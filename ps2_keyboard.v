==> flow/design.v <==
module ps2_keyboard (
    input wire clk,              
    input wire ps2_clk,          
    input wire ps2_data,         
    input wire reset,            
    output reg [15:0] keyboard_input,
    output [15:0] LEDS
);
    reg [7:0] scan_code;
    reg [10:0] shift_reg;        
    reg [3:0] bit_count;         
    reg is_break;
    assign LEDS = scan_code;
    always @(negedge ps2_clk or negedge reset) begin
        if (!reset) begin
            bit_count <= 0;
            shift_reg <= 0;
        end else begin
            if (bit_count < 10) begin
                shift_reg[bit_count] <= ps2_data;
                bit_count <= bit_count + 1;
            end else begin
                bit_count <= 0;  
                scan_code <= shift_reg[8:1];  
                if (scan_code == 8'hF0) begin
                    is_break <= 1;
                    keyboard_input <= 0;
                    scan_code <= 0;
                end else begin
                    if (!is_break) begin
                        case (scan_code)
                            8'h1C: keyboard_input <= scan_code;  
                            8'h23: keyboard_input <= scan_code;  
                            8'h29: keyboard_input <= scan_code;  
                        endcase
                    end else begin
                        is_break <= 0;
								keyboard_input <= 0;
                    end
                end
            end
        end
    end
endmodule
* Tool chain data of ps2_keyboard
The steps from the RTL of ps2_keyboard to its reports follow in flow order.
Lines are those of the file above, counted from 1.
Cell names lack the library's common part.
Not given: n/a
- Design top :: ps2_keyboard
- Clock input :: ps2_clk
- Cell library :: sky130hd
- Library corner :: tt_025C_1v80

* Elaborated design
Source: Yosys, flattened and elaborated, memories not mapped. Widths are those after wreduce. Registers that Yosys merges into a memory's read port (data or address) are not register bits. Print and check cells do not count. Equal cells are merged and count once.
- Add/subtract/negate cells :: 2
- $lt $le $gt $ge :: 1
- Equal/unequal tests :: 4
- Shift-type cells :: 2
- Mux-type cells :: 2
- Bitwise operators :: 4
- Reduce/logical cells :: 5
** Operators by type and width (number)
- 8-bit by 6-bit == test with 1-bit output with constant B :: 2
- 1-bit by 5-bit variable shift with 11-bit output :: 1
- 1-bit by 5-bit variable shift with 11-bit output with constant A :: 1
- 11-bit bitwise AND :: 1
- 11-bit bitwise OR :: 1
- 11-bit inverter :: 1
- 8-bit by 5-bit == test with 1-bit output with constant B :: 1
- 8-bit == test with constant B :: 1
- 8-bit two-way mux :: 1
- 4-bit negation with 5-bit output :: 1
- 4-bit by 1-bit adder with 4-bit output with constant B :: 1
- 4-bit < comparator with constant B :: 1
- 4-bit two-way mux :: 1
- 3-bit AND reduction :: 1
- 3-bit nonzero test :: 1
- 3-bit OR reduction :: 1
- 2-bit AND reduction :: 1
- 2-bit OR reduction :: 1
- 1-bit inverter :: 1
- Register bits after elaboration :: 32
- Input port bits :: 4
- Output and inout bits :: 32
- Word-level cells :: 25

* Longest topological paths
Depth = most cells in a row (Yosys ltp): at word level without a register or memory, in the mapped netlist without a sequential cell, where the memories' decode and read muxes count.
- Depth in word-level cells :: 5
- ABC_AREA :: 0
- Depth in mapped cells :: 6
- Gate-level depth less buffers :: 6

* Netlist
Yosys stat after the flow's synthesis: flattened, memories mapped to cells. It holds for the ABC_AREA given above (unset counts as 0); a run with the other value may have another netlist.
** Cell types
- edfxtp_1 :: number 17, total area 510.49 µm²
- dfrtn_1 :: number 12, total area 300.288 µm²
- buf_4 :: number 16, total area 120.115 µm²
- and2_1 :: number 13, total area 81.328 µm²
- ha_1 :: number 5, total area 62.56 µm²
- o2bb2ai_1 :: number 6, total area 52.55 µm²
- nor2b_1 :: number 5, total area 31.28 µm²
- o41ai_4 :: number 1, total area 27.526 µm²
- nand2_1 :: number 7, total area 26.275 µm²
- nor2_1 :: number 7, total area 26.275 µm²
- o2111ai_1 :: number 3, total area 26.275 µm²
- nand2b_1 :: number 3, total area 18.768 µm²
- inv_1 :: number 4, total area 15.014 µm²
- mux2_4 :: number 1, total area 15.014 µm²
- o21a_4 :: number 1, total area 15.014 µm²
- o31ai_1 :: number 2, total area 15.014 µm²
- mux2_2 :: number 1, total area 11.261 µm²
- o41a_1 :: number 1, total area 11.261 µm²
Not listed: further types 18, cells in them 20.
- Cells in the netlist :: 125
- Cell area after synthesis :: 0.0015064 mm²
- Area of sequential cells :: 0.0008108 mm²
- Flip-flop cells :: 29
- Buffer cells :: 19

Add stored flow runs of ps2_keyboard

Settings and measured results of 2 stored flow runs for module ps2_keyboard (sky130hd), not sorted in any way. The constraints put input and output delay at 20% of the set period each and load the outputs with 0.01 pF.

* Run 1
** Files
==> flow/run.sh <==
#!/bin/bash
# the make line also repeats the synthesis and layout settings of config.mk as NAME=value (left out here)
make -C /OpenROAD-flow-scripts/flow DESIGN_CONFIG=/design/flow/config.mk WORK_HOME=/design/flow/orfs CLKGATE_MAP_FILE= finish
==> flow/config.mk <==
export PLATFORM = sky130hd
export DESIGN_NAME = ps2_keyboard
export DESIGN_NICKNAME = ps2_keyboard
export VERILOG_FILES = /design/flow/design.v
export SDC_FILE = /design/flow/constraint.sdc
export NUM_CORES = 4
export LEC_CHECK = 0
export CAP_MARGIN = 20
export CORE_MARGIN = 2
export CORE_UTILIZATION = 40
export SLEW_MARGIN = 20
==> flow/constraint.sdc <==
create_clock -name core_clock -period 2.85 [get_ports {ps2_clk}]
set_input_delay 0.5700 -clock core_clock [delete_from_list [all_inputs] [get_ports {ps2_clk}]]
set_output_delay 0.5700 -clock core_clock [all_outputs]
set_load 0.01 [all_outputs]
** Results
- Mapped cell area after synthesis :: 0.0015064 mm²
- Overall die area :: 0.0042732 mm²
- Standard-cell area after layout :: 0.001858 mm²
- Post-route utilization :: 51.1 %
- Worst setup slack after layout :: -0.033 ns
- Worst-case hold slack :: 0.434 ns

* Run 2
** Files
==> flow/run.sh <==
#!/bin/bash
# the make line also repeats the synthesis and layout settings of config.mk as NAME=value (left out here)
make -C /OpenROAD-flow-scripts/flow DESIGN_CONFIG=/design/flow/config.mk WORK_HOME=/design/flow/orfs CLKGATE_MAP_FILE= finish
==> flow/config.mk <==
export PLATFORM = sky130hd
export DESIGN_NAME = ps2_keyboard
export DESIGN_NICKNAME = ps2_keyboard
export VERILOG_FILES = /design/flow/design.v
export SDC_FILE = /design/flow/constraint.sdc
export NUM_CORES = 4
export LEC_CHECK = 0
export CAP_MARGIN = 35
export CELL_PAD_IN_SITES_DETAIL_PLACEMENT = 0
export CORE_MARGIN = 10
export CORE_UTILIZATION = 64
export CTS_CLUSTER_SIZE = 75
export GPL_TIMING_DRIVEN = 1
export MAX_ROUTING_LAYER = met4
export MIN_ROUTING_LAYER = met2
export PLACE_DENSITY_LB_ADDON = 0.12
export SLEW_MARGIN = 20
==> flow/constraint.sdc <==
create_clock -name core_clock -period 2.39 [get_ports {ps2_clk}]
set_input_delay 0.4780 -clock core_clock [delete_from_list [all_inputs] [get_ports {ps2_clk}]]
set_output_delay 0.4780 -clock core_clock [all_outputs]
set_load 0.01 [all_outputs]
** Results
- Mapped cell area after synthesis :: 0.0015064 mm²
- Overall die area :: 0.0046943 mm²
- Standard-cell area after layout :: 0.0018518 mm²
- Post-route utilization :: 82.9 %
- Worst setup slack after layout :: -0.244 ns
- Worst-case hold slack :: 0.441 ns
